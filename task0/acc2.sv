==> flow/design.v <==
module acc (
    input  logic        clk,         
    input  logic        reset,       
    output logic [15:0] addr,        
    input  logic [31:0] dataR,       
    output logic [31:0] dataW,       
    output logic        en,          
    output logic        we,          
    input  logic        start,       
    output logic        finish       
);
    typedef enum logic [2:0] {
        S_IDLE,        
        S_READ,        
        S_WRITE,       
        S_DONE         
    } state_t;
    state_t state, next_state;
    logic [15:0] addr_reg;                   
    parameter int IMG_MEM_SIZE = 25344;     
    logic [15:0] write_addr;
    assign write_addr = addr_reg + IMG_MEM_SIZE;
    always_ff @(posedge clk or posedge reset) begin
        if (reset) begin
            state     <= S_IDLE;
            addr_reg  <= 16'd0;
        end else begin
            state <= next_state;
            case (state)
                S_WRITE: begin
                    addr_reg <= addr_reg + 1;
                end
                default: ;
            endcase
        end
    end
    always_comb begin
        next_state = state;
        en         = 1'b0;
        we         = 1'b0;
        dataW      = 32'd0;
        finish     = 1'b0;
        addr       = 16'd0;   
        case (state)
            S_IDLE: begin
                if (start) begin
                    next_state = S_READ;
                end
            end
            S_READ: begin
                en         = 1'b1;            
                we         = 1'b0;            
                addr       = addr_reg[15:0];  
                next_state = S_WRITE;
            end
            S_WRITE: begin
                en         = 1'b1;    
                we         = 1'b1;    
                dataW      = ~dataR;  
                addr       =  write_addr;  
                if (addr_reg == IMG_MEM_SIZE - 1)
                    next_state = S_DONE;
                else
                    next_state = S_READ;
            end
            S_DONE: begin
                finish = 1'b1;
                if (!start)
                    next_state = S_IDLE;  
            end
            default: next_state = S_IDLE;
        endcase
    end
endmodule
## Reports on acc

The steps from the RTL of acc to its reports follow in flow order.
Line numbers count from 1 in the design file above.
Operators: Yosys type, input widths -> output width; for muxes data width and select width s.
Library cell names are shortened.
A cell with n/a has no value.

- Design top: acc
- Clock: clk
- Cell library: sky130hd
- Library corner: tt_025C_1v80

## Word level

Yosys after proc, flatten, opt, wreduce and memory -nomap, before mapping. Memory bits, and registers merged into a memory's read port (data or address), are not among the register bits. Print and check cells are not counted. Equal cells are merged and count once.

- Register bits: 19
- Input port bits: 35
- Output and inout port bits: 51

- Add/subtract/negate cells: 2
- Equality and inequality tests: 6
- Muxes and demuxes: 9
- Bitwise gates (word level): 1
- Reductions and logical operators: 3

Operators by type and width:

| kind | count |
|---|---|
| $not 32->32 | 1 |
| $pmux 16 s2 | 1 |
| $mux 32 | 1 |
| $add 16x1->16 const B | 1 |
| $add 16x15->16 const B | 1 |
| $eq 16x15->1 const B | 1 |
| $pmux 3 s4 | 1 |
| $eq 3x2->1 const B | 2 |
| $mux 3 | 2 |
| $ne 2x2->1 const B | 2 |
| $eq 3x1->1 const B | 1 |
| $logic_not 3->1 | 1 |
| $mux 1 | 3 |
| $reduce_and 2->1 | 1 |
| $reduce_or 2->1 | 1 |
| $mux 2 | 1 |

## Depth

Depth = most cells in a row (Yosys ltp): at word level without a register or memory, in the mapped netlist without a sequential cell, where the memories' decode and read muxes count.

- Word-level depth: 3
- ABC_AREA: 1
- Gate-level depth with buffers: 8
- Gate-level depth less buffers: 8

## Netlist

Yosys stat after the flow's synthesis: flattened, memories mapped to cells. It holds for the ABC_AREA given above (unset counts as 0); a run with the other value may have another netlist.
The area totals of this step are shown rounded.

- Mapped cells: 193
- Chip area (Yosys): 0.001344 mm^2
- Flip-flop cells: 20
- Buffers: 6

Cell types:

| type | count |
|---|---|
| dfrtp_1 | 19 |
| nor2_1 | 49 |
| nand2_1 | 36 |
| inv_1 | 25 |
| xor2_1 | 10 |
| nand3_1 | 11 |
| ha_1 | 4 |
| o21ai_0 | 7 |
| nor2_4 | 3 |
| buf_2 | 6 |
| dfstp_2 | 1 |
| o22ai_1 | 4 |
| nand4_4 | 1 |
| a21oi_1 | 4 |
| o31ai_1 | 2 |
| nand4_1 | 2 |
| inv_2 | 3 |
| nor3_1 | 2 |

Not listed: further types 3, cells in them 4.

## Worst setup path after synthesis

OpenSTA on the mapped netlist: ideal clock, no wires. The path of least setup slack (recovery checks aside). Input and output delay are each 20% of the period. Register names are those of the netlist, which keeps one name where synthesis merged equal registers.

- Path type: register to output
- Start point: register addr_reg[8]
- End point: output addr[14]
- Clock period: 1.94 ns
- Output delay: 0.388 ns
- Data arrival time: 1.196 ns
- Required time: 1.552 ns
- Path slack: 0.356 ns
- Delay of the path: 1.196 ns
- Stages: 7
- Path buffers: 0
- Synthesis period reached: 1.584 ns

"delay of the path" is the arrival time less input delay plus setup time.
At an output port there is no setup time.
"stages": output pins that drive a net of the path, with the launching flip-flop's if there is one; two outputs of one cell count as two.
"synthesis period reached" = period - worst setup slack (recovery checks aside). The figure is calculated, with input and output delays left at 20% of the set period.
Between the ends stands the longest chain of elaborated cells between them, by number of cells; it is not shown to be the way that was timed. Of several equally long chains one is given.
Each line given opens the expression or statement behind the cell; cells for indexed reads and writes are added by Yosys, which also makes memories of some case tables.

- Cell sequence: dfrtp_1 > inv_1 > ha_1 > nor2_1 > nand2_1 > nand2_1 > o31ai_1
- Length of the longest elaborated chain: 2
- Elaborated cells on any way between the ends: 2
- Those cells by class: add/sub (1); mux (1)

RTL lines, path after synthesis:

| what | line | source |
|---|---|---|
| start: declaration | 19 | `logic [15:0] addr_reg;` |
| start: assignment | 26 | `addr_reg  <= 16'd0;` |
| start: assignment | 31 | `addr_reg <= addr_reg + 1;` |
| $add 16x15->16 | 22 | `assign write_addr = addr_reg + IMG_MEM_SIZE;` |
| $pmux 16 s2 | 44 | `case (state)` |
| end: declaration | 4 | `output logic [15:0] addr,` |

## Timing after layout

Path of least setup slack in the final report of flow run 1 (OpenROAD, finished layout, wires in). Where an end is a register, its clock arrival counts in the times.

- Path type: input to output
- Start point: input dataR[19]
- End point: output dataW[19]
- Clock period: 2.77 ns
- Input delay: 0.55 ns
- Output delay: 0.55 ns
- Data arrival time: 1.63 ns
- Required time: 2.22 ns
- Path slack: 0.58 ns
- Stages: 3
- Path buffers: 2

Between the ends stands the longest chain of elaborated cells between them, by number of cells; it is not shown to be the way that was timed. Of several equally long chains one is given.

- Cell sequence: clkdlybuf4s50_1 > nor2_1 > clkdlybuf4s50_1
- Length of the longest elaborated chain: 2
- Elaborated cells on any way between the ends: 2
- Those cells by class: mux (1); logic (1)

RTL lines, path post-layout:

| what | line | source |
|---|---|---|
| start: declaration | 5 | `input  logic [31:0] dataR,` |
| $not 32->32 | 59 | `dataW      = ~dataR;` |
| $mux 32 | 44 | `case (state)` |
| end: declaration | 6 | `output logic [31:0] dataW,` |

Appendix: measured runs

Measured results for acc: 2 stored runs of the Yosys and OpenROAD flow on sky130hd. The settings differ; the order carries no meaning. The constraints put input and output delay at 20% of the set period each and load the outputs with 0.01 pF.
"period reached": clock period set for the run, less the worst setup slack. It is reckoned from that one timing run; input and output delays stay at 20% of the period that was set.
"worst path time" = time allowed to the worst setup path (clock period - input delay - output delay, where it has them) - its slack; a late launch clock adds to it, a late capture clock takes from it.
"total power after layout": no workload was simulated; the value follows from the tool's default switching activity.
Measured values are rounded.

### Flow run 1

Settings: `period_ns=2.77`, `CORE_UTILIZATION=25`, `SETUP_SLACK_MARGIN=0.74`, `PLACE_DENSITY_LB_ADDON=0.06`, `CORE_ASPECT_RATIO=1.25`, `CORE_MARGIN=5`, `CELL_PAD_IN_SITES_GLOBAL_PLACEMENT=3`, `TNS_END_PERCENT=5`, `ABC_AREA=1`, `GPL_ROUTABILITY_DRIVEN=0`, `CTS_CLUSTER_SIZE=82`, `CTS_CLUSTER_DIAMETER=395`, `SLEW_MARGIN=35`, `CAP_MARGIN=20`

- Standard-cell area after layout: 0.002412 mm^2
- Cell area after synthesis: 0.001344 mm^2
- Period reached: 2.187 ns
- Utilization in the final report: 0.468
- Worst hold slack after layout: 0.480 ns
- Area inside the die boundary: 0.006951 mm^2
- Worst setup slack after layout: 0.583 ns
- Worst path time: 1.08 ns
- Type of the worst setup path: input to output
- Total power after layout: 0.001138 W
- Setup total negative slack: 0.000 ns

### Flow run 2

Settings: `period_ns=1.74`, `CORE_UTILIZATION=31`, `SETUP_SLACK_MARGIN=0.48`, `CELL_PAD_IN_SITES_GLOBAL_PLACEMENT=3`, `CELL_PAD_IN_SITES_DETAIL_PLACEMENT=0`, `GPL_ROUTABILITY_DRIVEN=0`, `CTS_CLUSTER_SIZE=53`, `CTS_CLUSTER_DIAMETER=349`, `SLEW_MARGIN=25`, `CAP_MARGIN=20`, `CORE_MARGIN=2`

Incomplete, placement halted on GPL-0301.
